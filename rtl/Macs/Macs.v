==> flow/design.v <==
module Macs (
    input               clk,
    input               rstn,
    input       [7:0]   a_0,
    input       [7:0]   a_1,
    input       [7:0]   a_2,
    input       [7:0]   a_3,
    input       [15:0]  b_0,
    input       [15:0]  b_1,
    input       [15:0]  b_2,
    input       [15:0]  b_3,
    input       [15:0]  c_0,
    input       [15:0]  c_1,
    input       [15:0]  c_2,
    input       [15:0]  c_3,
    output      [63:0]  result,
    input               mode, 
    input               signal, 
    input               en,
    output              done
);
    reg [7:0] a_temp_0,a_temp_1,a_temp_2,a_temp_3;
    wire [15:0] d_0,d_1,d_2,d_3;
    assign d_0 = result[15:0];
    assign d_1 = result[31:16];
    assign d_2 = result[47:32];
    assign d_3 = result[63:48];
    always @(*) begin
        if(mode)begin
            if(signal)begin
                a_temp_0 = 8'hff;
                a_temp_1 = 8'hff;
                a_temp_2 = 8'hff;
                a_temp_3 = 8'hff;
            end
            else begin
                a_temp_0 = 8'h1;
                a_temp_1 = 8'h1;
                a_temp_2 = 8'h1;
                a_temp_3 = 8'h1;
            end
        end
        else begin
            if(signal)begin
                a_temp_0 = ~a_0 + 1'b1;
                a_temp_1 = ~a_1 + 1'b1;
                a_temp_2 = ~a_2 + 1'b1;
                a_temp_3 = ~a_3 + 1'b1;
            end
            else begin
                a_temp_0 = a_0;
                a_temp_1 = a_1;
                a_temp_2 = a_2;
                a_temp_3 = a_3;
            end
        end
    end
    PE_Simple u_pe_0(
        .clk(clk),
        .rstn(rstn),
        .a(a_temp_0),
        .b(b_0),
        .c(c_0),
        .result(result[15:0]),
        .done(done),
        .en(en)
    );
    PE_Simple u_pe_1(
        .clk(clk),
        .rstn(rstn),
        .a(a_temp_1),
        .b(b_1),
        .c(c_1),
        .result(result[31:16]),
        .en(en)
    );
    PE_Simple u_pe_2(
        .clk(clk),
        .rstn(rstn),
        .a(a_temp_2),
        .b(b_2),
        .c(c_2),
        .result(result[47:32]),
        .en(en)
    );
    PE_Simple u_pe_3(
        .clk(clk),
        .rstn(rstn),
        .a(a_temp_3),
        .b(b_3),
        .c(c_3),
        .result(result[63:48]),
        .en(en)
    );
endmodule
module PE_Simple (
    input               clk,
    input               rstn,
    input       [7:0]   a,
    input       [15:0]  b,
    input       [15:0]  c,
    output reg  [15:0]  result,
    output reg          done, 
    input               en
);
    reg state;
    always @(posedge clk or negedge rstn) begin
        if (!rstn) begin
            result <= 16'b0;
            state  <= 1'b0;
            done   <= 1'b0;
        end 
        else begin
            done <= 1'b0;
            if (state) begin
                result <= result + c;
                state  <= 1'b0;
                done   <= 1'b1;  
            end else if (en) begin
                result <= a * b;
                state  <= 1'b1;
            end
        end
    end    
endmodule
From RTL to reports: Macs
Tool output for the design above, in the order of the flow.
Lines are those of the file above, counted from 1.
Operators: Yosys type, input widths -> output width; for muxes data width and select width s.
Library cell names are shortened.
{"block": "setup", "top_module": "Macs", "clock_port": "clk", "lib": "sky130hd", "lib_corner": "tt_025C_1v80"}

Word-level counts
Counts by Yosys on the flattened word-level netlist (proc, flatten, opt, wreduce; memories kept). Register bits leave out memories and registers merged into their read ports (data or address). Print and check cells are left out. Cells with the same type and inputs are merged into one.
{"block": "classes", "multipliers": 4, "reduce_logical": 4, "add_sub_neg": 8, "muxes": 23, "n_logic": 4}
{"block": "ops", "cell": "$mul 8x16->16", "count": 4}
{"block": "ops", "cell": "$mux 16", "count": 8}
{"block": "ops", "cell": "$mux 8", "count": 9}
{"block": "ops", "cell": "$add 16x16->16", "count": 4}
{"block": "ops", "cell": "$add 8x1->8 const B", "count": 4}
{"block": "ops", "cell": "$not 8->8", "count": 4}
{"block": "ops", "cell": "$reduce_bool 2->1", "count": 4}
{"block": "ops", "cell": "$mux 1", "count": 6}
{"block": "word_totals", "in_bits": 165, "wordCells": 52, "regBits": 69, "output_inout_bits": 65}

Longest topological paths
Depth = most cells in a row (Yosys ltp): at word level without a register or memory, in the mapped netlist without a sequential cell, where the memories' decode and read muxes count.
{"block": "depth", "word_depth": 7, "abc_area": 0, "ltp_mapped": 25, "mapped_depth_nobuf": 23}

Netlist
The flow's flattened synthesis, as Yosys stat reports it; memories are mapped. The netlist is that of the ABC_AREA named above (0 if unset); the other value can give another one.
{"block": "types", "type": "fa_1", "count": 244, "type_area_um2": 4.88E+03}
{"block": "types", "type": "ha_1", "count": 160, "type_area_um2": 2001.92}
{"block": "types", "type": "dfrtp_1", "count": 69, "type_area_um2": 1.73E+03}
{"block": "types", "type": "and2_1", "count": 271, "type_area_um2": 1.7E+03}
{"block": "types", "type": "inv_1", "count": 272, "type_area_um2": 1.02E+03}
{"block": "types", "type": "xnor2_1", "count": 88, "type_area_um2": 770.739}
{"block": "types", "type": "nand2_1", "count": 198, "type_area_um2": 743.213}
{"block": "types", "type": "a21oi_1", "count": 111, "type_area_um2": 555.533}
{"block": "types", "type": "o21ai_0", "count": 87, "type_area_um2": 435.418}
{"block": "types", "type": "nor2_1", "count": 65, "type_area_um2": 243.984}
{"block": "types", "type": "a211oi_1", "count": 31, "type_area_um2": 232.723}
{"block": "types", "type": "xnor3_1", "count": 10, "type_area_um2": 225.216}
{"block": "types", "type": "mux2i_1", "count": 22, "type_area_um2": 220.211}
{"block": "types", "type": "nor3_1", "count": 44, "type_area_um2": 220.211}
{"block": "types", "type": "nor2b_1", "count": 35, "type_area_um2": 218.96}
{"block": "types", "type": "clkbuf_1", "count": 50, "type_area_um2": 187.68}
{"block": "types", "type": "xor2_1", "count": 17, "type_area_um2": 148.893}
{"block": "types", "type": "or3_1", "count": 21, "type_area_um2": 131.376}
Not listed: further types 50, cells in them 267.
{"block": "synth_totals", "flip_flops": 69, "cells": 2062, "buf_cells": 62, "mapped_area_um2": 17616.9, "seqArea_um2": 1726.7}
The figures by module come from a second, unflattened synthesis with its own total; it is not the netlist above.
{"block": "unflattened", "cells_unflattened": 2131, "area_unflattened_um2": 18012.3}
Rows give one instance, submodules left out.
{"block": "modules", "mod": "PE_Simple", "seq_area_um2": 450.4, "cells": 494, "area_um2": 4276.6, "instances": 4}
{"block": "modules", "mod": "Macs", "seq_area_um2": 0.0, "cells": 155, "area_um2": 905.9, "instances": 1}

Worst setup path after synthesis
Path of least setup slack by OpenSTA after synthesis, without wires, with an ideal clock, recovery checks aside; 20% of the period is set as input and as output delay. Where synthesis merged equal registers, the netlist keeps one of their names.
{"block": "synth_path", "path_kind": "input -> register", "from": "in a_2[0]", "to": "reg u_pe_2.result[15]", "delay_ns": 5.271, "in_delay_ns": 2.180, "slack_ns": 3.449, "path_buffers": 0, "launch_ns": 2.180, "required_time_ns": 10.829, "driving_pins": 19, "setup_ns": 0.071, "arrival_ns": 7.380, "tclk_ns": 10.9, "synth_period_reached_ns": 7.451}
"delay_ns" = arrival - input delay + setup time.
"driving_pins": output pins that drive a net of the path, with the launching flip-flop's if there is one; two outputs of one cell count as two.
"synth_period_reached_ns" = period - worst setup slack (recovery checks aside). The figure is calculated, with input and output delays left at 20% of the set period.
The rows between start and end are the longest chain of elaborated cells between them; the timing report does not say that the signal goes this way. Where chains are equally long, one stands for them.
Each line given opens the expression or statement behind the cell; cells for indexed reads and writes are added by Yosys, which also makes memories of some case tables.
A register here has more assigning lines than the two given.
{"block": "synth_between", "path_cell_list": "inv_1 > ha_1 > or3b_2 > o311ai_0 > o211a_1 > and2_1 > fa_1 > inv_1 > fa_1 > fa_1 > fa_1 > xnor2_1 > xnor2_1 > xnor2_1 > xnor3_1 > xnor3_1 > or4_1 > a211o_1 > nand4_1", "elab_chain_cells": 7, "cone_cells": 7, "lines_between": 6, "classes_between": "add/sub (1); mul (1); mux (4); logic (1)"}
{"block": "synth_rtl", "element": "start: declaration", "line": 6, "source": "input       [7:0]   a_2,"}
{"block": "synth_rtl", "element": "$not 8->8", "line": 47, "source": "a_temp_2 = ~a_2 + 1'b1;"}
{"block": "synth_rtl", "element": "$add 8x1->8", "line": 47}
{"block": "synth_rtl", "element": "$mux 8", "line": 44, "source": "if(signal)begin"}
{"block": "synth_rtl", "element": "$mux 8", "line": 29, "source": "if(mode)begin"}
{"block": "synth_rtl", "element": "$mul 8x16->16", "line": 120, "source": "result <= a * b;"}
{"block": "synth_rtl", "element": "$mux 16", "line": 119, "source": "end else if (en) begin"}
{"block": "synth_rtl", "element": "$mux 16", "line": 115, "source": "if (state) begin"}
{"block": "synth_rtl", "element": "end: assignment", "line": 116, "source": "result <= result + c;"}
{"block": "synth_rtl", "element": "end: assignment", "line": 120}
{"block": "synth_rtl", "element": "end: declaration", "line": 102, "source": "output reg  [15:0]  result,"}

Timing after layout
Path of least setup slack in the final report of stored run 2 (OpenROAD, finished layout, wires in). Where an end is a register, its clock arrival counts in the times.
{"block": "layout_path", "path_kind": "input -> register", "from": "in a_0[0]", "to": "reg u_pe_0.result[15]", "driving_pins": 20, "path_buffers": 2, "arrival_ns": 6.95, "tclk_ns": 7.23, "setup_ns": 0.11, "launch_ns": 1.45, "required_time_ns": 7.46, "in_delay_ns": 1.45, "slack_ns": 0.50}
The rows between start and end are the longest chain of elaborated cells between them; the timing report does not say that the signal goes this way. Where chains are equally long, one stands for them.
A register here has more assigning lines than the two given.
{"block": "layout_between", "path_cell_list": "clkdlybuf4s50_1 > inv_1 > ha_1 > nor3b_4 > buf_4 > a221oi_4 > a221o_2 > and2_1 > fa_1 > fa_1 > fa_1 > fa_1 > ha_1 > or2_2 > a21oi_1 > a21oi_1 > a41o_1 > o211ai_1 > o32ai_1 > a311oi_1", "elab_chain_cells": 7, "cone_cells": 7, "lines_between": 6, "classes_between": "add/sub (1); mul (1); mux (4); logic (1)"}
{"block": "layout_rtl", "element": "start: declaration", "line": 4, "source": "input       [7:0]   a_0,"}
{"block": "layout_rtl", "element": "$not 8->8", "line": 45, "source": "a_temp_0 = ~a_0 + 1'b1;"}
{"block": "layout_rtl", "element": "$add 8x1->8", "line": 45}
{"block": "layout_rtl", "element": "$mux 8", "line": 44, "source": "if(signal)begin"}
{"block": "layout_rtl", "element": "$mux 8", "line": 29, "source": "if(mode)begin"}
{"block": "layout_rtl", "element": "$mul 8x16->16", "line": 120, "source": "result <= a * b;"}
{"block": "layout_rtl", "element": "$mux 16", "line": 119, "source": "end else if (en) begin"}
{"block": "layout_rtl", "element": "$mux 16", "line": 115, "source": "if (state) begin"}
{"block": "layout_rtl", "element": "end: assignment", "line": 116, "source": "result <= result + c;"}
{"block": "layout_rtl", "element": "end: assignment", "line": 120}
{"block": "layout_rtl", "element": "end: declaration", "line": 102, "source": "output reg  [15:0]  result,"}

Record of 2 stored runs of the RTL-to-layout flow on Macs, platform sky130hd. The runs are unordered. Constraints: input delay and output delay 20% of the set period each, output load 0.01 pF.
"achievedPeriod_ns" = clock period - worst setup slack. The figure is calculated, with input and output delays left at 20% of the set period.
"timing.worst_path_ns": the worst setup path's part of the clock period (all of it between registers, 20% less for each end at a port) less its slack. A launch clock that arrives late makes it longer, a capture clock that arrives late makes it shorter.
By "fin_power_uw" is meant OpenSTA's value without simulated activity: inputs other than the clock are taken to toggle once in ten clock periods, and the tool carries that through the logic.

{"run": "stored run 1", "settings": { "period_ns": 4.99, "CORE_UTILIZATION": 67, "SETUP_SLACK_MARGIN": 0.76, "PLACE_DENSITY_LB_ADDON": 0.28, "CORE_ASPECT_RATIO": 0.92, "CORE_MARGIN": 9, "ABC_AREA": 0, "GPL_TIMING_DRIVEN": 1, "GPL_ROUTABILITY_DRIVEN": 0, "CTS_CLUSTER_SIZE": 39, "SLEW_MARGIN": 30, "CAP_MARGIN": 20 }, "outcome": "stopped before the end: routing reported GRT-0232"}
{"run": "stored run 2", "settings": { "period_ns": 7.23, "SETUP_SLACK_MARGIN": 0.25, "CAP_MARGIN": 20, "CORE_MARGIN": 2, "CORE_UTILIZATION": 40, "SLEW_MARGIN": 20 }, "results": { "timing.hold.ws_ns": 0.590, "setupTns_ns": 0.000, "synth_chip_area_um2": 17616.9, "post_route_stdcell_area_um2": 21713.3, "worstSetupSlack_ns": 0.505, "achievedPeriod_ns": 6.725, "timing.worst_path_ns": 5.28, "worst_path_kind": "input -> register", "util_pct": 50.2, "total_die_area_um2": 45736.1, "fin_power_uw": 7823 }}
