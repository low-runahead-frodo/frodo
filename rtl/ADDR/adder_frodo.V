==> flow/design.v <==
module ADDER_FRODO(
input  wire   clk,
input  wire   rstn,
input  wire   en,
input  wire [15:0] in_a,              
input  wire [7:0] in_b,              
input  wire [15:0] in_c,              
output reg         done,
output reg [15:0] result           
);
wire [15:0] out_d;
wire [15:0] product;
reg state;
always@(posedge clk or negedge rstn)
begin
    if(!rstn)
        begin
            done <= 1'b0;
            state <= 1'b0;
            result <= 16'd0;
        end
    else
        begin
            done <= 1'b0;
        if(state)
            begin
                result <= out_d;
                state <= 1'b0;
                done <= 1'b1;
            end
        else if(en)        
            begin
                result <= product;
                state  <= 1'b1;
                done <= done;
            end
        else
            begin
                done   <= done;
                result <= result;
                state <= state;
                done <= done;
            end
        end
end
wire [15:0] cn0;  
wire [14:0] cn1;  
wire [13:0] cn2;  
wire [12:0] cn3;  
wire [11:0] cn4;  
assign cn0  = {16{in_b[0]}} & in_a[15:0] ;  
assign cn1  = {15{in_b[1]}} & in_a[14:0] ;
assign cn2  = {14{in_b[2]}} & in_a[13:0] ;
assign cn3  = {13{in_b[3]}} & in_a[12:0] ; 
assign cn4  = {~{in_a[11:0]} + 1'b1} & {12{in_b[4]}} ;
wire [14:0]array_a0;  
wire [14:0]array_a1;  
HALF_ADDER U_HALF_ADDER_A0(
 .a0(cn0[1]),
 .b0(cn1[0]),
 .s1(array_a1[0]) ,
 .c1(array_a0[0])
                );
genvar  i1;	
generate 
        for(i1=1;i1<14;i1=i1+1)begin:Cn1
			FULL_ADDER U_FULL_ADDER_A(
                    .a0(cn0[i1 + 1'b1]),
                    .b0(cn1[i1]),
                    .c0(array_a0[i1 - 1'b1]),
                    .s1(array_a1[i1]),
                    .c1(array_a0[i1])
                    );            
		end
endgenerate
NC_ADDER U_NC_ADDER_A0(
 .a0(cn0[15]),
 .b0(cn1[14]),
 .c0(array_a0[13]),   
 .s1(array_a1[14])
                );
wire [13:0]array_b0;  
wire [13:0]array_b1;  
HALF_ADDER U_HALF_ADDER_B0(
 .a0(cn2[0]),
 .b0(array_a1[1]),
 .s1(array_b1[0]) ,
 .c1(array_b0[0])
                );
genvar  i2;	
generate 
        for(i2=1;i2<13;i2=i2+1)begin:Cn2
			FULL_ADDER U_FULL_ADDER_B(
                    .a0(cn2[i2]),
                    .b0(array_a1[i2 + 1'b1]),
                    .c0(array_b0[i2 - 1'b1]),
                    .s1(array_b1[i2]),
                    .c1(array_b0[i2])
                    );            
		end
endgenerate
NC_ADDER U_NC_ADDER_B0(
 .a0(cn2[13]),
 .b0(array_a1[14]),
 .c0(array_b0[12]),   
 .s1(array_b1[13])
                );
wire [12:0]array_c0;  
wire [12:0]array_c1;  
HALF_ADDER U_HALF_ADDER_C0(
 .a0(cn3[0]),
 .b0(array_b1[1]),
 .s1(array_c1[0]) ,
 .c1(array_c0[0])
                );
genvar  i3;	
generate 
        for(i3=1;i3<12;i3=i3+1)begin:Cn3
			FULL_ADDER U_FULL_ADDER_C(
                    .a0(cn3[i3]),
                    .b0(array_b1[i3 + 1'b1]),
                    .c0(array_c0[i3 - 1'b1]),
                    .s1(array_c1[i3]),
                    .c1(array_c0[i3])
                    );            
		end
endgenerate
NC_ADDER U_NC_ADDER_C0(
 .a0(cn3[12]),
 .b0(array_b1[13]),
 .c0(array_c0[11]),   
 .s1(array_c1[12])
                );
wire [11:0]array_d0;  
wire [11:0]array_d1;  
HALF_ADDER U_HALF_ADDER_D0(
 .a0(cn4[0]),
 .b0(array_c1[1]),
 .s1(array_d1[0]) ,
 .c1(array_d0[0])
                );
genvar  i4;	
generate 
        for(i4=1;i4<11;i4=i4+1)begin:Cn4
			FULL_ADDER U_FULL_ADDER_D(
                    .a0(cn4[i4]),
                    .b0(array_c1[i4 + 1'b1]),
                    .c0(array_d0[i4 - 1'b1]),
                    .s1(array_d1[i4]),
                    .c1(array_d0[i4])
                    );            
		end
endgenerate
NC_ADDER U_NC_ADDER_D0(
 .a0(cn4[11]),
 .b0(array_c1[12]),
 .c0(array_d0[10]),   
 .s1(array_d1[11]) 
                );
assign product = {array_d1,array_c1[0],array_b1[0],array_a1[0],cn0[0]};
wire [14:0]array_e0;  
wire [15:0]array_e1;  
HALF_ADDER U_HALF_ADDER_E0(
 .a0(product [0]),
 .b0(in_c    [0]),
 .s1(array_e1[0]) ,
 .c1(array_e0[0])
                );
genvar  i5;	
generate 
        for(i5=1;i5<15;i5=i5+1)begin:Cn5
			FULL_ADDER U_FULL_ADDER_E(
                    .a0(product [i5]),
                    .b0(in_c    [i5]),
                    .c0(array_e0[i5 - 1'b1]),
                    .s1(array_e1[i5]),
                    .c1(array_e0[i5])
                    );            
		end
endgenerate
NC_ADDER U_NC_ADDER_E0(
 .a0(product [15]),
 .b0(in_c    [15]),
 .c0(array_e0[14]),   
 .s1(array_e1[15]) 
                );
assign out_d = array_e1;
endmodule
module FULL_ADDER(
    input a0,
	input b0,
	input c0,
	output s1,
	output c1
);
    assign c1 = a0 & b0 | c0 & (a0 ^ b0);
	assign s1 = c0 ^ a0 ^ b0;
endmodule 
module HALF_ADDER(
    input a0,
	input b0,
	output s1,
	output c1
);
    assign c1 = a0 & b0 ;
	assign s1 = a0 ^ b0 ;
endmodule 
module NC_ADDER(
    input a0,
	input b0,
	input c0,
	output s1
);
	assign s1 = c0 ^ a0 ^ b0;
endmodule 
Reports on ADDER_FRODO
The steps from the RTL of ADDER_FRODO to its reports follow in flow order.
Lines are those of the file above, counted from 1.
The mark -- stands for no value.
Set-up
  design top: ADDER_FRODO
  clock port: clk
  cell library: sky130hd
  timing corner: tt_025C_1v80

Word level
Yosys after proc, flatten, opt, wreduce and memory -nomap, before mapping. Memory bits, and registers merged into a memory's read port (data or address), are not among the register bits. Print and check cells are not counted. Equal cells are merged and count once.
Word-level totals
  flip-flop bits (word level): 18
  output and inout port bits: 17
  word-level cells: 395
Operators by class
  add/subtract/negate cells: 1
  multiplexer cells: 4
  bitwise gates (word level): 386
  reductions and logical operators: 1
Operator list (count)
  1-bit bitwise XOR: 195
  1-bit bitwise AND: 125
  1-bit OR: 60
  16-bit 2-to-1 mux: 2
  16-bit bitwise AND: 1
  15-bit bitwise AND: 1
  14-bit bitwise AND: 1
  13-bit bitwise AND: 1
  12-bit by 1-bit adder with 12-bit output (second input constant): 1
  12-bit bitwise AND: 1
  12-bit inverter: 1
  2-bit nonzero test: 1
  1-bit 2-to-1 mux: 2

Depth
Longest topological path by Yosys (ltp), each cell counted once; first at word level (registers and memories cut), then after technology mapping (sequential cells cut; the memories' decode and read muxes count).
Depth
  word-level depth: 43
  ABC_AREA: 1
  depth in mapped cells: 41
  mapped depth without buffers: 39

Mapped cells and area
Yosys stat after the flow's synthesis: flattened, memories mapped to cells. It holds for the ABC_AREA given above (unset counts as 0); a run with the other value may have another netlist.
Synthesis totals
  mapped cells: 378
  chip area (Yosys): 3022.9 sq um
  sequential area: 450.4 sq um
  flip-flop cells: 18
Cell types
  sky130_fd_sc_hd__fa_1: count 60, total area 1.2E+03 sq um
  sky130_fd_sc_hd__dfrtp_1: count 18, total area 450.432 sq um
  sky130_fd_sc_hd__nand2_1: count 114, total area 427.91 sq um
  sky130_fd_sc_hd__inv_1: count 106, total area 397.882 sq um
  sky130_fd_sc_hd__o221ai_1: count 10, total area 87.584 sq um
  sky130_fd_sc_hd__nand3_1: count 16, total area 80.077 sq um
  sky130_fd_sc_hd__ha_1: count 6, total area 75.072 sq um
  sky130_fd_sc_hd__nor2_1: count 9, total area 33.782 sq um
  sky130_fd_sc_hd__o211ai_1: count 4, total area 30.029 sq um
  sky130_fd_sc_hd__o21ai_0: count 5, total area 25.024 sq um
  sky130_fd_sc_hd__buf_6: count 2, total area 22.522 sq um
  sky130_fd_sc_hd__clkbuf_1: count 6, total area 22.522 sq um
  sky130_fd_sc_hd__nor2_4: count 2, total area 22.522 sq um
  sky130_fd_sc_hd__nor2_8: count 1, total area 20.019 sq um
  sky130_fd_sc_hd__a21boi_0: count 2, total area 15.014 sq um
  sky130_fd_sc_hd__nand2_2: count 2, total area 12.512 sq um
  sky130_fd_sc_hd__nand4_1: count 2, total area 12.512 sq um
  sky130_fd_sc_hd__or2_2: count 2, total area 12.512 sq um
Not listed: further types 9, cells in them 11.

Path before layout
Source: OpenSTA report_checks on the synthesized netlist (no wires, ideal clock, input and output delay 20% of the period each), path of least setup slack; recovery checks are left aside. Register names are those of the netlist, which keeps one name where synthesis merged equal registers.
Path after synthesis
  path type: input-to-reg
  from: input in_b[1]
  to: register result[15]
  clock period: 13.0 ns
  setup time: 0.117 ns
  data arrival time: 11.032 ns
  path slack: 1.851 ns
  path delay: 8.549 ns
  stages on the path: 34
  synthesis period reached: 11.149 ns
"path delay" = arrival - input delay + setup time.
"stages on the path": output pins that drive a net of the path, with the launching flip-flop's if there is one; two outputs of one cell count as two.
"synthesis period reached" = period - worst setup slack (recovery checks aside). The figure is calculated, with input and output delays left at 20% of the set period.
Between the ends stands the longest chain of elaborated cells between them, by number of cells; it is not shown to be the way that was timed. Of several equally long chains one is given.
Each line given opens the expression or statement behind the cell; cells for indexed reads and writes are added by Yosys, which also makes memories of some case tables.
A register here has more assigning lines than the two given.
Between the ends, after synthesis
  cells stage by stage: sky130_fd_sc_hd__clkbuf_2 sky130_fd_sc_hd__clkbuf_1 sky130_fd_sc_hd__nand2_1 sky130_fd_sc_hd__inv_1 sky130_fd_sc_hd__ha_1 sky130_fd_sc_hd__inv_1 sky130_fd_sc_hd__fa_1 sky130_fd_sc_hd__fa_1 sky130_fd_sc_hd__fa_1 sky130_fd_sc_hd__inv_1 sky130_fd_sc_hd__fa_1 sky130_fd_sc_hd__fa_1 sky130_fd_sc_hd__fa_1 sky130_fd_sc_hd__fa_1 sky130_fd_sc_hd__fa_1 sky130_fd_sc_hd__fa_1 sky130_fd_sc_hd__fa_1 sky130_fd_sc_hd__fa_1 sky130_fd_sc_hd__fa_1 sky130_fd_sc_hd__fa_1 sky130_fd_sc_hd__fa_1 sky130_fd_sc_hd__inv_1 sky130_fd_sc_hd__fa_1 sky130_fd_sc_hd__fa_1 sky130_fd_sc_hd__inv_1 sky130_fd_sc_hd__fa_1 sky130_fd_sc_hd__nand2_1 sky130_fd_sc_hd__nand2_1 sky130_fd_sc_hd__nor2_1 sky130_fd_sc_hd__inv_1 sky130_fd_sc_hd__nand3_1 sky130_fd_sc_hd__nand3_1 sky130_fd_sc_hd__nand3_1 sky130_fd_sc_hd__nand2_1
  length of the longest elaborated chain: 43
Ends and longest elaborated chain, after synthesis
  start, declared: line 6  | input  wire [7:0] in_b,
  15-bit bitwise AND: line 52  | assign cn1  = {15{in_b[1]}} & in_a[14:0] ;
  1-bit bitwise AND: line 205  | assign c1 = a0 & b0 ;
  1-bit bitwise AND: line 196  | assign c1 = a0 & b0 | c0 & (a0 ^ b0);
  1-bit OR: line 196
  1-bit bitwise XOR x2: line 197  | assign s1 = c0 ^ a0 ^ b0;
  1-bit bitwise XOR: line 196
  1-bit bitwise AND: line 196
  [... 27 more ...]
  1-bit OR: line 196
  1-bit bitwise AND: line 196
  1-bit OR: line 196
  1-bit bitwise AND: line 196
  1-bit OR: line 196
  1-bit bitwise XOR x2: line 214  | assign s1 = c0 ^ a0 ^ b0;
  16-bit 2-to-1 mux: line 25  | if(state)
  end, assigned: line 27  | result <= out_d;
  end, assigned: line 33
  end, declared: line 9  | output reg [15:0] result

Path in the finished layout
Path of least setup slack in the final report of stored run 1 (OpenROAD, finished layout, wires in). Where an end is a register, its clock arrival counts in the times.
Path post-layout
  path type: input-to-reg
  from: input in_b[1]
  to: register result[15]
  clock period: 7.26 ns
  setup time: 0.10 ns
  data arrival time: 9.32 ns
  path slack: -1.90 ns
  stages on the path: 34
Between the ends stands the longest chain of elaborated cells between them, by number of cells; it is not shown to be the way that was timed. Of several equally long chains one is given.
A register here has more assigning lines than the two given.
Between the ends, post-layout
  cells stage by stage: sky130_fd_sc_hd__clkbuf_16 sky130_fd_sc_hd__clkbuf_16 sky130_fd_sc_hd__nand2_4 sky130_fd_sc_hd__inv_2 sky130_fd_sc_hd__ha_4 sky130_fd_sc_hd__inv_2 sky130_fd_sc_hd__fa_2 sky130_fd_sc_hd__fa_2 sky130_fd_sc_hd__fa_2 sky130_fd_sc_hd__inv_2 sky130_fd_sc_hd__fa_1 sky130_fd_sc_hd__fa_2 sky130_fd_sc_hd__fa_2 sky130_fd_sc_hd__fa_2 sky130_fd_sc_hd__fa_2 sky130_fd_sc_hd__fa_2 sky130_fd_sc_hd__fa_2 sky130_fd_sc_hd__fa_2 sky130_fd_sc_hd__fa_2 sky130_fd_sc_hd__fa_2 sky130_fd_sc_hd__fa_2 sky130_fd_sc_hd__fa_1 sky130_fd_sc_hd__inv_2 sky130_fd_sc_hd__fa_1 sky130_fd_sc_hd__inv_2 sky130_fd_sc_hd__fa_2 sky130_fd_sc_hd__nand2_1 sky130_fd_sc_hd__nand2_1 sky130_fd_sc_hd__nor2_2 sky130_fd_sc_hd__inv_1 sky130_fd_sc_hd__nand3_2 sky130_fd_sc_hd__nand3_1 sky130_fd_sc_hd__nand3_1 sky130_fd_sc_hd__nand2_1
  length of the longest elaborated chain: 43
Ends and longest elaborated chain, post-layout
  start, declared: line 6  | input  wire [7:0] in_b,
  15-bit bitwise AND: line 52  | assign cn1  = {15{in_b[1]}} & in_a[14:0] ;
  1-bit bitwise AND: line 205  | assign c1 = a0 & b0 ;
  1-bit bitwise AND: line 196  | assign c1 = a0 & b0 | c0 & (a0 ^ b0);
  1-bit OR: line 196
  1-bit bitwise XOR x2: line 197  | assign s1 = c0 ^ a0 ^ b0;
  1-bit bitwise XOR: line 196
  1-bit bitwise AND: line 196
  [... 27 more ...]
  1-bit OR: line 196
  1-bit bitwise AND: line 196
  1-bit OR: line 196
  1-bit bitwise AND: line 196
  1-bit OR: line 196
  1-bit bitwise XOR x2: line 214  | assign s1 = c0 ^ a0 ^ b0;
  16-bit 2-to-1 mux: line 25  | if(state)
  end, assigned: line 27  | result <= out_d;
  end, assigned: line 33
  end, declared: line 9  | output reg [15:0] result

Ticket comment

ADDER_FRODO through Yosys and OpenROAD on sky130hd: 2 stored runs, unordered, with their settings and measured results. The constraints put input and output delay at 20% of the set period each and load the outputs with 0.01 pF.
By "worst setup path time (ns)" is meant the share of the clock period that the worst setup path is allowed (20% is reserved at inputs, 20% at outputs), minus its slack. Clock arrival times at its registers enter into it.

settings of stored run 1
{
  "period_ns": 7.26,
  "CORE_UTILIZATION": 40,
  "SETUP_SLACK_MARGIN": 0.91,
  "PLACE_DENSITY": 0.47,
  "CELL_PAD_IN_SITES_DETAIL_PLACEMENT": 1,
  "ABC_AREA": 1,
  "GPL_TIMING_DRIVEN": 0,
  "CTS_CLUSTER_SIZE": 87,
  "CTS_CLUSTER_DIAMETER": 278,
  "CAP_MARGIN": 20,
  "CORE_MARGIN": 2,
  "SLEW_MARGIN": 20
}
report of stored run 1
yosys chip area after synthesis (um^2): 3022.9
finish__design__die__area: 8268.3
finish__design__instance__utilization: 0.5472
finish__timing__setup__ws: -1.901
finish__timing__hold__ws: 0.471
worst setup path time (ns): 7.71
worst setup path kind: input-to-reg

settings of stored run 2
{
  "period_ns": 20.3,
  "CORE_UTILIZATION": 71,
  "PLACE_DENSITY_LB_ADDON": 0.24,
  "CELL_PAD_IN_SITES_GLOBAL_PLACEMENT": 1,
  "TNS_END_PERCENT": 40,
  "CTS_CLUSTER_SIZE": 25,
  "CAP_MARGIN": 20,
  "MIN_ROUTING_LAYER": "met2",
  "MAX_ROUTING_LAYER": "met5",
  "CORE_MARGIN": 2,
  "SLEW_MARGIN": 20
}
report of stored run 2: did not finish, place, FLW-0024
