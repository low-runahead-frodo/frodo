==> flow/design.v <==
module Datapre (
    input              clk,
    input              rstn,
    input              start_pos,
    input              done,
    input       [63:0] A_data,
    input       [63:0] B_data,
    input       [63:0] hash_out,
    output reg  [15:0] hash_cut,
    input              genA,
    input       [7:0]  sample_in,
    output reg  [63:0] sample_out,
    input              hash_width,
    input              short_data_mode,
    input              short_bia_add,
    input              long_bia_add,
    output reg  [7:0]  short_data_0,short_data_1,short_data_2,short_data_3,
    output reg  [15:0] long_data_0,long_data_1,long_data_2,long_data_3,
    output reg  [7:0]  hash_in,
    input              hash_in_tran,
    input       [2:0]  hash_bias
);
    reg [2:0] short_bia;
    reg [1:0] long_bia;
    always @(*) begin
        if(short_data_mode)begin
            case (short_bia)
                3'b000:begin
                    short_data_0 = A_data[7:0];
                    short_data_1 = A_data[7:0];
                    short_data_2 = A_data[7:0];
                    short_data_3 = A_data[7:0];
                end
                3'b001:begin
                    short_data_0 = A_data[15:8];
                    short_data_1 = A_data[15:8];
                    short_data_2 = A_data[15:8];
                    short_data_3 = A_data[15:8];
                end
                3'b010:begin
                    short_data_0 = A_data[23:16];
                    short_data_1 = A_data[23:16];
                    short_data_2 = A_data[23:16];
                    short_data_3 = A_data[23:16];
                end
                3'b011:begin
                    short_data_0 = A_data[31:24];
                    short_data_1 = A_data[31:24];
                    short_data_2 = A_data[31:24];
                    short_data_3 = A_data[31:24];
                end
                3'b100:begin
                    short_data_0 = A_data[39:32];
                    short_data_1 = A_data[39:32];
                    short_data_2 = A_data[39:32];
                    short_data_3 = A_data[39:32];
                end
                3'b101:begin
                    short_data_0 = A_data[47:40];
                    short_data_1 = A_data[47:40];
                    short_data_2 = A_data[47:40];
                    short_data_3 = A_data[47:40];
                end
                3'b110:begin
                    short_data_0 = A_data[55:48];
                    short_data_1 = A_data[55:48];
                    short_data_2 = A_data[55:48];
                    short_data_3 = A_data[55:48];
                end
                3'b111:begin
                    short_data_0 = A_data[63:56];
                    short_data_1 = A_data[63:56];
                    short_data_2 = A_data[63:56];
                    short_data_3 = A_data[63:56];
                end
            endcase
        end
        else begin
            if(!short_bia[0])begin
                short_data_0 = A_data[7:0];
                short_data_1 = A_data[15:8];
                short_data_2 = A_data[23:16];
                short_data_3 = A_data[31:24];
            end
            else begin
                short_data_0 = A_data[39:32];
                short_data_1 = A_data[47:40];
                short_data_2 = A_data[55:48];
                short_data_3 = A_data[63:56];
            end
        end
    end
    always @(posedge clk or negedge rstn) begin
        if(!rstn)begin
            short_bia <= 3'b0;
        end
        else if(start_pos)begin
            short_bia <= 3'b0;
        end
        else if(done)begin
            short_bia <= 3'b0;
        end
        else if(short_bia_add)begin
            short_bia <= short_bia + 1'b1;
        end
    end
    always @(*) begin
        if(genA)begin
            long_data_0 = hash_cut;
            long_data_1 = hash_cut;
            long_data_2 = hash_cut;
            long_data_3 = hash_cut;
        end
        else begin
            if(short_data_mode)begin
                long_data_0 = B_data[15:0];
                long_data_1 = B_data[31:16];
                long_data_2 = B_data[47:32];
                long_data_3 = B_data[63:48];
            end
            else begin
                case (long_bia) 
                    2'b00:begin
                        long_data_0 = B_data[15:0];
                        long_data_1 = B_data[15:0];
                        long_data_2 = B_data[15:0];
                        long_data_3 = B_data[15:0];
                    end
                    2'b01:begin
                        long_data_0 = B_data[31:16];
                        long_data_1 = B_data[31:16];
                        long_data_2 = B_data[31:16];
                        long_data_3 = B_data[31:16];
                    end
                    2'b10:begin
                        long_data_0 = B_data[47:32];
                        long_data_1 = B_data[47:32];
                        long_data_2 = B_data[47:32];
                        long_data_3 = B_data[47:32];
                    end
                    2'b11:begin
                        long_data_0 = B_data[63:48];
                        long_data_1 = B_data[63:48];
                        long_data_2 = B_data[63:48];
                        long_data_3 = B_data[63:48];
                    end
                endcase
            end
        end
    end
    always @(posedge clk or negedge rstn) begin
        if(!rstn)begin
            long_bia <= 2'b0;
        end
        else if(start_pos)begin
            long_bia <= 2'b0;
        end
        else if(done)begin
            long_bia <= 2'b0;
        end
        else if(long_bia_add)begin
            long_bia <= long_bia + 1'b1;
        end
    end
    always @(*) begin
        if(!hash_in_tran)begin
            case (short_bia)
                3'b000: hash_in = B_data[7:0];
                3'b001: hash_in = B_data[15:8];
                3'b010: hash_in = B_data[23:16];
                3'b011: hash_in = B_data[31:24];
                3'b100: hash_in = B_data[39:32];
                3'b101: hash_in = B_data[47:40];
                3'b110: hash_in = B_data[55:48];
                3'b111: hash_in = B_data[63:56];
            endcase
        end
        else begin
            case (hash_bias[2:1])
                2'b00: begin
                    if(!hash_bias[0])begin
                        hash_in = B_data[7:0];
                    end
                    else begin
                        hash_in = B_data[15:8];
                    end
                end
                2'b01: begin
                    if(!hash_bias[0])begin
                        hash_in = B_data[23:16];
                    end
                    else begin
                        hash_in = B_data[31:24];
                    end
                end
                2'b10: begin
                    if(!hash_bias[0])begin
                        hash_in = B_data[39:32];
                    end
                    else begin
                        hash_in = B_data[47:40];
                    end
                end
                2'b11: begin
                    if(!hash_bias[0])begin
                        hash_in = B_data[55:48];
                    end
                    else begin
                        hash_in = B_data[63:56];
                    end
                end
            endcase
        end
    end
    always @(*) begin
        case (long_bia)
            2'b00:  hash_cut = hash_out[15:0];
            2'b01:  hash_cut = hash_out[31:16];
            2'b10:  hash_cut = hash_out[47:32];
            2'b11:  hash_cut = hash_out[63:48];
        endcase
    end
    always @(*) begin
        sample_out = B_data;
        if(hash_width)begin
            case (short_bia[1:0])
                2'b00: sample_out[15:0]  = {8'b0,sample_in};
                2'b01: sample_out[31:16] = {8'b0,sample_in};
                2'b10: sample_out[47:32] = {8'b0,sample_in};
                2'b11: sample_out[63:48] = {8'b0,sample_in};
            endcase
        end
        else begin
            case (short_bia)
                3'b000: sample_out[7:0] = sample_in;
                3'b001: sample_out[15:8] = sample_in;
                3'b010: sample_out[23:16] = sample_in;
                3'b011: sample_out[31:24] = sample_in;
                3'b100: sample_out[39:32] = sample_in;
                3'b101: sample_out[47:40] = sample_in;
                3'b110: sample_out[55:48] = sample_in;
                3'b111: sample_out[63:56] = sample_in;
            endcase
        end
    end
endmodule
# From RTL to reports: Datapre
# The steps from the RTL of Datapre to its reports follow in flow order.
# Lines are those of the file above, counted from 1.
# Operators: Yosys type, input widths -> output width; for muxes data width and select width s.
# Library cell names are shortened.
setup:
  top_module: "Datapre"
  clk_port: "clk"
  cell_library: "sky130hd"
  lib_corner: "tt_025C_1v80"

# After elaboration
# Yosys after proc, flatten, opt, wreduce and memory -nomap, before mapping. Memory bits, and registers merged into a memory's read port (data or address), are not among the register bits. Print and check cells are not counted. Equal cells are merged and count once.
word_totals:
  reg_bits: 5
  input_bits: 213
  output_inout_bits: 184
  wordCells: 83
classes:
  n_eq: 16
  reduce_and_logical: 18
  n_mux: 45
  add_sub_neg: 2
op_table:
  columns: ["cell", "count"]
  rows:
  - ["$pmux 16 s4", 2]
  - ["$pmux 8 s8", 2]
  - ["$pmux 16 s2", 4]
  - ["$pmux 8 s2", 8]
  - ["$mux 16", 8]
  - ["$mux 8", 13]
  - ["$mux 64", 1]
  - ["$reduce_or 7->1", 8]
  - ["$pmux 8 s4", 1]
  - ["$eq 2x2->1 const B", 6]
  - ["$eq 3x3->1 const B", 4]
  - ["$reduce_or 3->1", 4]
  - ["$mux 3", 3]
  - ["$eq 2x1->1 const B", 3]
  - ["$logic_not 2->1", 3]
  - ["$eq 3x2->1 const B", 2]
  - ["$reduce_bool 3->1", 2]
  - ["$mux 2", 3]
  - ["$add 3x1->3 const B", 1]
  - ["$eq 3x1->1 const B", 1]
  - ["$logic_not 3->1", 1]
  - ["$add 2x1->2 const B", 1]

# Depth
# Yosys ltp: most cells in a row. Word level: on the elaborated netlist, between registers, memories and ports. Mapped: between sequential cells and ports; inverters and the memories' decode and read muxes count.
depth:
  ltp_word: 4
  abc_area: 0
  ltp_mapped: 10
  depth_no_buf: 6

# Synthesis result
# Source: synth_stat.txt of the flow (Yosys; design flattened, memories mapped). It holds for the ABC_AREA given above (unset counts as 0); a run with the other value may have another netlist.
# The area totals of this step are shown rounded.
types:
  columns: ["cell", "count"]
  rows:
  - ["a21boi_0", 64]
  - ["o21ai_0", 95]
  - ["mux2i_1", 40]
  - ["mux2_2", 31]
  - ["a22oi_1", 41]
  - ["a222oi_1", 24]
  - ["mux4_2", 10]
  - ["nand2_1", 60]
  - ["a221o_1", 22]
  - ["nand3_1", 37]
  - ["a211oi_1", 24]
  - ["inv_1", 46]
  - ["ha_1", 13]
  - ["a21oi_1", 32]
  - ["clkbuf_1", 42]
  - ["nor3_1", 31]
  - ["dfrtp_1", 5]
  - ["and2_1", 19]
# Not listed: further types 37, cells in them 132.
synth_totals:
  seq_area_um2: 125
  yosys_area_um2: 5280
  ff_cells: 5
  mapped_cells: 768

# Path before layout
# OpenSTA on the mapped netlist: ideal clock, no wires. The path of least setup slack (recovery checks aside). Input and output delay are each 20% of the period. Register names are those of the netlist, which keeps one name where synthesis merged equal registers.
synth_timing:
  path_kind: "flip-flop to output port"
  start: "register short_bia[0]"
  end: "output sample_out[16]"
  path_slack_ns: 0.381
  stages: 8
  path_delay_ns: 2.483
  out_delay_ns: 0.716
  t_first_pin_ns: 0.000
  tclk_ns: 3.58
  t_required_ns: 2.864
  arrival_time_ns: 2.483
  path_buffers: 2
  period_less_setup_slack_ns: 3.199
# "path_delay_ns" is the arrival time less input delay plus setup time.
# At an output port there is no setup time.
# "stages" counts driving pins, that of a launching flip-flop among them; a cell with two outputs on the path counts twice.
# "period_less_setup_slack_ns" is the clock period less the worst setup slack; recovery checks do not enter. This is arithmetic on one report: input and output delays are still those of the set period (20% each).
# The rows between start and end are the longest chain of elaborated cells between them; the timing report does not say that the signal goes this way. Where chains are equally long, one stands for them.
# Each line given opens the expression or statement behind the cell; cells for indexed reads and writes are added by Yosys, which also makes memories of some case tables.
# A register here has more assigning lines than the two given.
synth_between:
  cell_sequence: "dfrtp_1 clkinv_1 clkbuf_1 ha_1 buf_6 or4_4 o21ai_4 mux2_2"
  elab_chain_len: 4
  cells_between: 17
  cone_classes: "eq/ne (10); mux (3); reduce/logical (4)"
synth_lines:
  columns: ["item", "line", "rtl"]
  rows:
  - ["start, declared", 23, "reg [2:0] short_bia;"]
  - ["start, assigned", 95, "short_bia <= 3'b0;"]
  - ["start, assigned", 104, "short_bia <= short_bia + 1'b1;"]
  - ["$eq 3x3->1", 234, "case (short_bia)"]
  - ["$reduce_or 7->1", null, null]
  - ["$pmux 8 s2", 234, null]
  - ["$mux 64", 225, "if(hash_width)begin"]
  - ["end, declared", 12, "output reg  [63:0] sample_out,"]

Datapre: 2 stored runs of the Yosys and OpenROAD flow on sky130hd. The settings differ; the order carries no meaning. The constraints put input and output delay at 20% of the set period each and load the outputs with 0.01 pF.

--- flow run 1 ---
==> flow/run.sh <==
#!/bin/bash
# the make line also repeats the synthesis and layout settings of config.mk as NAME=value (left out here)
make -C /OpenROAD-flow-scripts/flow DESIGN_CONFIG=/design/flow/config.mk WORK_HOME=/design/flow/orfs CLKGATE_MAP_FILE= finish
==> flow/config.mk <==
export PLATFORM = sky130hd
export DESIGN_NAME = Datapre
export DESIGN_NICKNAME = Datapre
export VERILOG_FILES = /design/flow/design.v
export SDC_FILE = /design/flow/constraint.sdc
export NUM_CORES = 4
export LEC_CHECK = 0
export CAP_MARGIN = 25
export CELL_PAD_IN_SITES_DETAIL_PLACEMENT = 2
export CORE_MARGIN = 2
export CORE_UTILIZATION = 59
export CTS_CLUSTER_SIZE = 78
export GPL_TIMING_DRIVEN = 0
export MAX_ROUTING_LAYER = met5
export PLACE_DENSITY_LB_ADDON = 0.23
export SLEW_MARGIN = 20
==> flow/constraint.sdc <==
create_clock -name core_clock -period 5.87 [get_ports {clk}]
set_input_delay 1.1740 -clock core_clock [delete_from_list [all_inputs] [get_ports {clk}]]
set_output_delay 1.1740 -clock core_clock [all_outputs]
set_load 0.01 [all_outputs]

==> results, as YAML <==
outcome: "stopped before the end: placement reported PPL-0024"

--- flow run 2 ---
==> flow/run.sh <==
#!/bin/bash
# the make line also repeats the synthesis and layout settings of config.mk as NAME=value (left out here)
make -C /OpenROAD-flow-scripts/flow DESIGN_CONFIG=/design/flow/config.mk WORK_HOME=/design/flow/orfs CLKGATE_MAP_FILE= finish
==> flow/config.mk <==
export PLATFORM = sky130hd
export DESIGN_NAME = Datapre
export DESIGN_NICKNAME = Datapre
export VERILOG_FILES = /design/flow/design.v
export SDC_FILE = /design/flow/constraint.sdc
export NUM_CORES = 4
export LEC_CHECK = 0
export ABC_AREA = 1
export CAP_MARGIN = 20
export CORE_ASPECT_RATIO = 0.5
export CORE_MARGIN = 2
export CORE_UTILIZATION = 56
export CTS_CLUSTER_DIAMETER = 148
export MAX_ROUTING_LAYER = met5
export PLACE_DENSITY = 0.61
export SLEW_MARGIN = 20
==> flow/constraint.sdc <==
create_clock -name core_clock -period 2.96 [get_ports {clk}]
set_input_delay 0.5920 -clock core_clock [delete_from_list [all_inputs] [get_ports {clk}]]
set_output_delay 0.5920 -clock core_clock [all_outputs]
set_load 0.01 [all_outputs]

==> results, as YAML <==
outcome: "stopped before the end: placement reported GPL-0301"
